==> flow/design.v <==
module Sinewave_Generator(input wire sysclk,
input wire Enable_SW_0,
input wire [5:0] Scale,
output wire [5:0] Duty_Output);
reg [5:0] count = 0;
reg [5:0] DC_Index = 0;
reg [5:0] Duty_Cycle = 0;
reg [5:0] Index_Count = 0;	
assign Duty_Output = Duty_Cycle*Enable_SW_0;
always @(posedge sysclk)begin
	count<=count+1'b1;
	if (&count==1) begin 
		DC_Index<=DC_Index+1'b1;
		if (DC_Index ==  (Scale - 6'b1)) begin
			Index_Count <= Index_Count + 1'b1;
			DC_Index <=1'b0;
		end
	end
end
always @ (*)begin
	case (Index_Count) 
        6'd0: Duty_Cycle = 6'd0;
        6'd1: Duty_Cycle = 6'd0;
        6'd2: Duty_Cycle = 6'd1;
        6'd3: Duty_Cycle = 6'd1;
        6'd4: Duty_Cycle = 6'd3;
        6'd5: Duty_Cycle = 6'd4;
        6'd6: Duty_Cycle = 6'd6;
        6'd7: Duty_Cycle = 6'd8;
        6'd8: Duty_Cycle = 6'd10;
        6'd9: Duty_Cycle = 6'd12;
        6'd10: Duty_Cycle = 6'd15;
        6'd11: Duty_Cycle = 6'd18;
        6'd12: Duty_Cycle = 6'd21;
        6'd13: Duty_Cycle = 6'd24;
        6'd14: Duty_Cycle = 6'd27;
        6'd15: Duty_Cycle = 6'd30;
        6'd16: Duty_Cycle = 6'd33;
        6'd17: Duty_Cycle = 6'd36;
        6'd18: Duty_Cycle = 6'd39;
        6'd19: Duty_Cycle = 6'd42;
        6'd20: Duty_Cycle = 6'd45;
        6'd21: Duty_Cycle = 6'd48;
        6'd22: Duty_Cycle = 6'd51;
        6'd23: Duty_Cycle = 6'd53;
        6'd24: Duty_Cycle = 6'd55;
        6'd25: Duty_Cycle = 6'd57;
        6'd26: Duty_Cycle = 6'd59;
        6'd27: Duty_Cycle = 6'd60;
        6'd28: Duty_Cycle = 6'd62;
        6'd29: Duty_Cycle = 6'd62;
        6'd30: Duty_Cycle = 7'd63;
        6'd31: Duty_Cycle = 7'd63;
        6'd32: Duty_Cycle = 7'd63;
        6'd33: Duty_Cycle = 7'd63;
        6'd34: Duty_Cycle = 6'd62;
        6'd35: Duty_Cycle = 6'd62;
        6'd36: Duty_Cycle = 6'd60;
        6'd37: Duty_Cycle = 6'd59;
        6'd38: Duty_Cycle = 6'd57;
        6'd39: Duty_Cycle = 6'd55;
        6'd40: Duty_Cycle = 6'd53;
        6'd41: Duty_Cycle = 6'd51;
        6'd42: Duty_Cycle = 6'd48;
        6'd43: Duty_Cycle = 6'd45;
        6'd44: Duty_Cycle = 6'd42;
        6'd45: Duty_Cycle = 6'd39;
        6'd46: Duty_Cycle = 6'd36;
        6'd47: Duty_Cycle = 6'd33;
        6'd48: Duty_Cycle = 6'd30;
        6'd49: Duty_Cycle = 6'd27;
        6'd50: Duty_Cycle = 6'd24;
        6'd51: Duty_Cycle = 6'd21;
        6'd52: Duty_Cycle = 6'd18;
        6'd53: Duty_Cycle = 6'd15;
        6'd54: Duty_Cycle = 6'd12;
        6'd55: Duty_Cycle = 6'd10;
        6'd56: Duty_Cycle = 6'd8;
        6'd57: Duty_Cycle = 6'd6;
        6'd58: Duty_Cycle = 6'd4;
        6'd59: Duty_Cycle = 6'd3;
        6'd60: Duty_Cycle = 6'd1;
        6'd61: Duty_Cycle = 6'd1;
        6'd62: Duty_Cycle = 6'd0;
		  6'd63: Duty_Cycle = 6'd0;
	endcase
	end
endmodule
# --- Tool chain data of Sinewave_Generator ---
# The steps from the RTL of Sinewave_Generator to its reports follow in flow order.
# Lines are those of the file above, counted from 1.
# Library cell names are shortened.
setup:
  top_module: "Sinewave_Generator"
  clk_port: "sysclk"
  lib: "sky130hd"
  corner: "tt_025C_1v80"

# --- Elaborated design ---
# Source: Yosys, flattened and elaborated, memories not mapped. Widths are those after wreduce. Registers that Yosys merges into a memory's read port (data or address) are not register bits. Print and check cells do not count. Equal cells are merged and count once.
# Yosys's memory passes give these memory sizes; they may raise the number of words (mostly to a power of two), join words into wider ones and drop unused or constant bits.
bits:
  register_bits: 18
  mem_bits_ro: 384
  mem_count: 1
  input_bits: 8
  out_inout_bits: 6
  wordCells: 13
mem_list:
  columns: ["name", "size", "word_bits", "read_ports", "write_ports", "line_no", "rtl"]
  rows:
  - ["(name not given)", 64, 6, 1, 0, 21, "case (Index_Count)"]
classes:
  n_addsub: 4
  mul: 1
  equal: 2
  reduce_logical: 2
op_table:
  columns: ["operator", "count"]
  rows:
  - ["adder 6 x 1 -> 6 bit (second input constant)", 3]
  - ["subtractor 6 x 1 -> 6 bit (second input constant)", 1]
  - ["multiplier 6 x 1 -> 6 bit", 1]
  - ["equality test 6 bit", 1]
  - ["AND reduction 6 bit", 1]
  - ["AND reduction 2 bit", 1]
  - ["equality test 1 bit (second input constant)", 1]

# --- Logic depth ---
# Longest topological path by Yosys (ltp), each cell counted once; first at word level (registers and memories cut), then after technology mapping (sequential cells cut; the memories' decode and read muxes count).
logic_depth:
  word_depth: 3
  abc_area: 0
  mapped_depth: 6
  mapped_depth_nobuf: 6

# --- After synthesis ---
# Source: synth_stat.txt of the flow (Yosys; design flattened, memories mapped). It holds for the ABC_AREA given above (unset counts as 0); a run with the other value may have another netlist.
by_type:
  columns: ["type", "count", "area_total_um2"]
  rows:
  - ["edfxtp_1", 12, 360.346]
  - ["ha_1", 12, 150.144]
  - ["dfxtp_1", 6, 120.115]
  - ["xnor2_1", 12, 105.101]
  - ["xor2_1", 9, 78.826]
  - ["a21oi_1", 11, 55.053]
  - ["inv_1", 10, 37.536]
  - ["and3_1", 5, 31.28]
  - ["nand2b_1", 5, 31.28]
  - ["buf_2", 6, 30.029]
  - ["mux2i_1", 3, 30.029]
  - ["nand3_1", 6, 30.029]
  - ["nor2_1", 8, 30.029]
  - ["a2111oi_4", 1, 27.526]
  - ["a221oi_1", 3, 26.275]
  - ["nand2_1", 6, 22.522]
  - ["nor3_2", 2, 20.019]
  - ["o21ai_0", 4, 20.019]
# Other cell types: 26; their cells: 30.
synth_totals:
  cell_count: 151
  yosys_area_mm2: 0.0014439
  seqArea_mm2: 0.0004805
  ffs: 18
  buffers: 8

# --- Path before layout ---
# OpenSTA on the mapped netlist: ideal clock, no wires. The path of least setup slack (recovery checks aside). Input and output delay are each 20% of the period. Register names are those of the netlist, which keeps one name where synthesis merged equal registers.
synth_path:
  path_type: "reg-to-output"
  start: "reg Index_Count[0]"
  end: "out Duty_Output[2]"
  period_ns: 2.17
  out_delay_ns: 0.434
  t_first_pin_ns: 0.000
  arrival_ns: 1.743
  required_ns: 1.736
  path_slack_ns: -0.007
  path_delay_ns: 1.743
  path_stages: 6
  n_path_buf: 0
  period_less_setup_slack_ns: 2.177
# "path_delay_ns" is the arrival time less input delay plus setup time.
# A path that ends at an output port has no setup time.
# "path_stages": output pins that drive a net of the path, with the launching flip-flop's if there is one; two outputs of one cell count as two.
# "period_less_setup_slack_ns" is the clock period less the worst setup slack; recovery checks do not enter. This is arithmetic on one report: input and output delays are still those of the set period (20% each).
# Between the ends stands the longest chain of elaborated cells between them, by number of cells; it is not shown to be the way that was timed. Of several equally long chains one is given.
# A line is the first line of the expression or statement that the cell stems from. Yosys adds cells for indexed reads and writes and turns some case tables into memories.
# A memory read counts as a cell of the chain, while the word-level depth stops at memories.
synth_via:
  path_cell_list: "edfxtp_1 -> inv_1 -> ha_1 -> maj3_1 -> o221a_2 -> mux2i_1"
  elab_chain_cells: 2
  cone_cells: 2
  cone_lines: 2
  cone_classes: "mul (1); memory (1)"
synth_rtl:
  columns: ["element", "line_no", "rtl"]
  rows:
  - ["from (decl)", 8, "reg [5:0] Index_Count = 0;"]
  - ["from (assign)", 15, "Index_Count <= Index_Count + 1'b1;"]
  - ["memory read (64 x 6 bit)", 21, "case (Index_Count)"]
  - ["multiplier 6 x 1 -> 6 bit", 9, "assign Duty_Output = Duty_Cycle*Enable_SW_0;"]
  - ["to (decl)", 4, "output wire [5:0] Duty_Output);"]

# --- Path in the finished layout ---
# From the final timing report of flow run B: the path of least setup slack in the routed layout; clock arrival at registers is part of the times.
layout_path:
  path_type: "reg-to-output"
  start: "reg Index_Count[1]"
  end: "out Duty_Output[3]"
  period_ns: 3.07
  out_delay_ns: 0.61
  t_first_pin_ns: 0.24
  arrival_ns: 2.37
  required_ns: 2.46
  path_slack_ns: 0.09
  path_stages: 7
  n_path_buf: 1
# Between the ends stands the longest chain of elaborated cells between them, by number of cells; it is not shown to be the way that was timed. Of several equally long chains one is given.
# A memory read counts as a cell of the chain, while the word-level depth stops at memories.
layout_via:
  path_cell_list: "edfxtp_1 -> ha_2 -> mux2i_1 -> a311oi_1 -> a221o_1 -> a221oi_1 -> clkdlybuf4s50_1"
  elab_chain_cells: 2
  cone_cells: 2
  cone_lines: 2
  cone_classes: "mul (1); memory (1)"
layout_rtl:
  columns: ["element", "line_no", "rtl"]
  rows:
  - ["from (decl)", 8, "reg [5:0] Index_Count = 0;"]
  - ["from (assign)", 15, "Index_Count <= Index_Count + 1'b1;"]
  - ["memory read (64 x 6 bit)", 21, "case (Index_Count)"]
  - ["multiplier 6 x 1 -> 6 bit", 9, "assign Duty_Output = Duty_Cycle*Enable_SW_0;"]
  - ["to (decl)", 4, "output wire [5:0] Duty_Output);"]

# Sinewave_Generator through Yosys and OpenROAD on sky130hd: 2 stored runs, unordered, with their settings and measured results. The constraints put input and output delay at 20% of the set period each and load the outputs with 0.01 pF.
# "worst_path_time_ns": the worst setup path's part of the clock period (all of it between registers, 20% less for each end at a port) less its slack. A launch clock that arrives late makes it longer, a capture clock that arrives late makes it shorter.
# By "totalPower_w" is meant OpenSTA's value without simulated activity: inputs other than the clock are taken to toggle once in ten clock periods, and the tool carries that through the logic.
runs:
  - name: "flow run A"
    settings:
      period_ns: 1.53
      CORE_UTILIZATION: 70
      SETUP_SLACK_MARGIN: -0.04
      PLACE_DENSITY_LB_ADDON: 0.09
      CORE_ASPECT_RATIO: 1.03
      CELL_PAD_IN_SITES_GLOBAL_PLACEMENT: 0
      ABC_AREA: 1
      GPL_TIMING_DRIVEN: 0
      GPL_ROUTABILITY_DRIVEN: 0
      CAP_MARGIN: 15
      CORE_MARGIN: 2
      SLEW_MARGIN: 20
    outcome: "not finished: clock tree synthesis ended with error DPL-0038"
  - name: "flow run B"
    settings:
      period_ns: 3.07
      CORE_UTILIZATION: 35
      PLACE_DENSITY_LB_ADDON: 0.01
      GPL_TIMING_DRIVEN: 1
      CTS_CLUSTER_DIAMETER: 43
      CAP_MARGIN: 20
      SLEW_MARGIN: 20
      CORE_MARGIN: 2
    results:
      worst_path_time_ns: 2.37
      worst_path_kind: "reg-to-output"
      tns_ns: 0.000
      totalPower_w: 0.0004798
      worst_setup_slack_ns: 0.088
      stdcell_area_mm2: 0.0017479
      design.die.area_mm2: 0.0046553
      hold_worst_slack_ns: 0.403
      yosys_chip_area_mm2: 0.0014439
