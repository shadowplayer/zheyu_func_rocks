==> flow/design.v <==
module heartbeat(input wire sysclk,
input wire reset,
output wire pulse);
parameter WIDTH=8;
reg [(WIDTH-1):0] count=0;
assign pulse=&count;
always @(posedge sysclk) begin
	if(reset)
		count<={WIDTH{1'b0}};
	else
		count<=count+1'b1;
	end
endmodule
module Penta_Debounce (input wire X0,
input wire X1,
input wire X2,
input wire X3,
input wire X4,
input wire sysclk,
input wire reset,
output wire X0_deb,
output wire X1_deb,
output wire X2_deb,
output wire X3_deb,
output wire X4_deb);
wire pulse;
heartbeat #(21) hb(.sysclk(sysclk),.reset(reset),.pulse(pulse));
reg [2:0] ff0, ff1, ff2, ff3, ff4;    
reg ff0_out, ff1_out, ff2_out, ff3_out, ff4_out;  
always @(posedge sysclk) begin     
  	ff0_out<=ff0[0]&ff0[1]&ff0[2]; 
	ff1_out<=ff1[0]&ff1[1]&ff1[2];
	ff2_out<=ff2[0]&ff2[1]&ff2[2];
	ff3_out<=ff3[0]&ff3[1]&ff3[2];
	ff4_out<=ff4[0]&ff4[1]&ff4[2];
	if(reset) begin
	   ff0<=3'b0;
	   ff1<=3'b0;
	   ff2<=3'b0;
	   ff3<=3'b0;
	   ff4<=3'b0;
	end
	else if( pulse ) begin  
	     ff0[0]<=X0&(~X1)&(~X2)&(~X3);
	     ff0[1]<=ff0[0];
	     ff0[2]<=ff0[1];
	     ff1[0]<=X1&(~X0)&(~X2)&(~X3)&(~X4);
	     ff1[1]<=ff1[0];
	     ff1[2]<=ff1[1];
		 ff2[0]<=X2&(~X0)&(~X1)&(~X3)&(~X4);
	     ff2[1]<=ff2[0];
	     ff2[2]<=ff2[1];
		 ff3[0]<=X3&(~X0)&(~X1)&(~X2)&(~X4);
	     ff3[1]<=ff3[0];
	     ff3[2]<=ff3[1];
	     ff4[0]<=X4&(~X0)&(~X1)&(~X2)&(~X3);
	     ff4[1]<=ff4[0];
	     ff4[2]<=ff4[1];
	   end
end
assign	X0_deb=(ff0[0]&ff0[1]&ff0[2])&(~ff0_out);
assign	X1_deb=(ff1[0]&ff1[1]&ff1[2])&(~ff1_out);
assign	X2_deb=(ff2[0]&ff2[1]&ff2[2])&(~ff2_out);
assign	X3_deb=(ff3[0]&ff3[1]&ff3[2])&(~ff3_out);
assign	X4_deb=(ff4[0]&ff4[1]&ff4[2])&(~ff4_out);
endmodule
# Reports on Penta_Debounce
# What the tools print for Penta_Debounce, step after step.
# Line numbers count from 1 in the design file above.
# Operators carry their Yosys type and port widths (W data, S select, Z words).
# Cell names lack the library's common part.
setup:
  top_module: "Penta_Debounce"
  clock: "sysclk"
  library: "sky130hd"
  corner: "tt_025C_1v80"

# Word level
# Yosys after proc, flatten, opt, wreduce and memory -nomap, before mapping. Enables and synchronous resets that opt folds into registers are not counted as muxes. Memory bits, and registers merged into a memory's read port (data or address), are not among the register bits. Print and check cells are not counted. Equal cells are merged and count once.
bits:
  register_bits: 41
  inputBits: 7
  out_inout_bits: 5
  word_cells: 67
classes:
  addsub: 1
  bitwise: 44
  reduce_logical: 1
ops:
  columns: ["cell", "n"]
  rows:
  - ["$and A1 B1 Y1", 34]
  - ["$add A21 B1 Y21 const B", 1]
  - ["$reduce_and A21 Y1", 1]
  - ["$not A1 Y1", 10]

# Depth
# Depth = most cells in a row (Yosys ltp): at word level without a register or memory, in the mapped netlist without a sequential cell, where the memories' decode and read muxes count.
depth:
  word_depth: 5
  ABC_AREA: 0
  depth_mapped: 7
  depth_no_buf: 5

# Netlist
# Source: synth_stat.txt of the flow (Yosys; design flattened, memories mapped). It holds for the ABC_AREA given above (unset counts as 0); a run with the other value may have another netlist.
types:
  columns: ["type", "n", "type_area_um2"]
  rows:
  - ["dfxtp_1", 41, 820.787]
  - ["a21oi_1", 21, 105.101]
  - ["nand3_1", 18, 90.086]
  - ["o21ai_0", 16, 80.077]
  - ["xor2_1", 6, 52.55]
  - ["and3_1", 8, 50.048]
  - ["nor2_1", 11, 41.29]
  - ["nor2b_1", 6, 37.536]
  - ["or3_1", 6, 37.536]
  - ["xnor2_1", 4, 35.034]
  - ["nand4_1", 5, 31.28]
  - ["and3_2", 4, 30.029]
  - ["nand2_1", 7, 26.275]
  - ["buf_6", 2, 22.522]
  - ["nand4_4", 1, 21.27]
  - ["nor4_4", 1, 21.27]
  - ["mux2i_1", 2, 20.019]
  - ["clkbuf_1", 5, 18.768]
# Other cell types: 20; their cells: 30.
mapped:
  mapped_cells: 194
  area_um2: 1756.7
  ffs: 41
# The figures by module come from a second, unflattened synthesis with its own total; it is not the netlist above.
hier_totals:
  cells_unflattened: 172
  hier_area_um2: 1652.8
# Each row is one instance without its submodules.
by_module:
  columns: ["module", "instances", "cells", "area_um2"]
  rows:
  - ["heartbeat #(WIDTH=21)", 1, 104, 902.1]
  - ["Penta_Debounce", 1, 68, 750.7]

# Path before layout
# Source: OpenSTA report_checks on the synthesized netlist (no wires, ideal clock, input and output delay 20% of the period each), path of least setup slack; recovery checks are left aside. Register names are those of the netlist, which keeps one name where synthesis merged equal registers.
synth_timing:
  kind: "register -> register"
  start: "reg hb.count[0]"
  end: "reg ff0[2]"
  period_ps: 1640
  t_first_pin_ps: 0
  arrival_ps: 1380
  required_time_ps: 1508
  setup_slack_ps: 128
  path_delay_ps: 1512
  driving_pins: 8
  n_path_buf: 2
  period_less_setup_slack_ps: 1512
# "path_delay_ps" = arrival - input delay + setup time.
# "driving_pins": output pins that drive a net of the path, with the launching flip-flop's if there is one; two outputs of one cell count as two.
# "period_less_setup_slack_ps" is the clock period less the worst setup slack; recovery checks do not enter. This is arithmetic on one report: input and output delays are still those of the set period (20% each).
# Between the ends stands the longest chain of elaborated cells between them, by number of cells; it is not shown to be the way that was timed. Of several equally long chains one is given.
# A line is the first line of the expression or statement that the cell stems from. Yosys adds cells for indexed reads and writes and turns some case tables into memories.
synth_between:
  cell_sequence: "dfxtp_1 > ha_1 > and3_2 > and3_2 > buf_4 > buf_4 > nand3_1 > a21oi_1"
  elab_chain_cells: 1
  cone_cells: 1
  cone_lines: 1
  cone_classes: "reduce/logical (1)"
synth_rtl:
  columns: ["element", "line_no", "text"]
  rows:
  - ["start: declaration", 5, "reg [(WIDTH-1):0] count=0;"]
  - ["start: assignment", 9, "count<={WIDTH{1'b0}};"]
  - ["start: assignment", 11, "count<=count+1'b1;"]
  - ["$reduce_and A21 Y1", 6, "assign pulse=&count;"]
  - ["end: assignment", 37, "ff0<=3'b0;"]
  - ["end: assignment", 46, "ff0[2]<=ff0[1];"]
  - ["end: declaration", 28, "reg [2:0] ff0, ff1, ff2, ff3, ff4;"]

# Path in the finished layout
# Path of least setup slack in the final report of flow run 1 (OpenROAD, finished layout, wires in). Where an end is a register, its clock arrival counts in the times.
# The report prints the path's times to 10 ps; the period is as set.
layout_timing:
  kind: "register -> register"
  start: "reg hb.count[0]"
  end: "reg hb.count[18]"
  period_ps: 1230
  t_first_pin_ps: 290
  arrival_ps: 1710
  required_time_ps: 1420
  setup_slack_ps: -290
  driving_pins: 7
  n_path_buf: 1
# Between the ends stands the longest chain of elaborated cells between them, by number of cells; it is not shown to be the way that was timed. Of several equally long chains one is given.
layout_between:
  cell_sequence: "dfxtp_2 > ha_4 > and3_4 > nand4_1 > buf_4 > o21a_1 > o21ba_2"
  elab_chain_cells: 1
  cone_cells: 1
  cone_lines: 1
  cone_classes: "add/sub (1)"
layout_rtl:
  columns: ["element", "line_no", "text"]
  rows:
  - ["start: declaration", 5, "reg [(WIDTH-1):0] count=0;"]
  - ["start: assignment", 9, "count<={WIDTH{1'b0}};"]
  - ["start: assignment", 11, "count<=count+1'b1;"]
  - ["$add A21 B1 Y21", 11, null]
  - ["end: assignment", 9, null]
  - ["end: assignment", 11, null]
  - ["end: declaration", 5, null]

# Settings and measured results of 2 stored flow runs for module Penta_Debounce (sky130hd), not sorted in any way. The constraints put input and output delay at 20% of the set period each and load the outputs with 0.01 pF.
# "design_power_uw": no workload was simulated; the value follows from the tool's default switching activity.
runs:
  - name: "flow run 1"
    settings:
      period_ns: 1.23
      CORE_UTILIZATION: 40
      PLACE_DENSITY_LB_ADDON: 0.21
      CORE_MARGIN: 2
      CTS_CLUSTER_SIZE: 56
      CAP_MARGIN: 15
      MIN_ROUTING_LAYER: "met2"
      MAX_ROUTING_LAYER: "met4"
      SLEW_MARGIN: 20
    results:
      synthArea_um2: 1756.7
      fin_ws_ps: -292
      timing.hold.ws_ps: 483
      design_power_uw: 2392
      cell_area_final_um2: 2703.8
      finalUtil_pct: 63.0
      die_area_um2: 4937.9
  - name: "flow run 2"
    settings:
      period_ns: 1.19
      CORE_UTILIZATION: 17
      CORE_MARGIN: 9
      GPL_ROUTABILITY_DRIVEN: 0
      CTS_CLUSTER_DIAMETER: 51
      MAX_ROUTING_LAYER: "met4"
      CAP_MARGIN: 20
      SLEW_MARGIN: 20
    results:
      synthArea_um2: 1756.7
      fin_ws_ps: -326
      timing.hold.ws_ps: 468
      design_power_uw: 2660
      cell_area_final_um2: 2931.6
      finalUtil_pct: 29.6
      die_area_um2: 14317.3
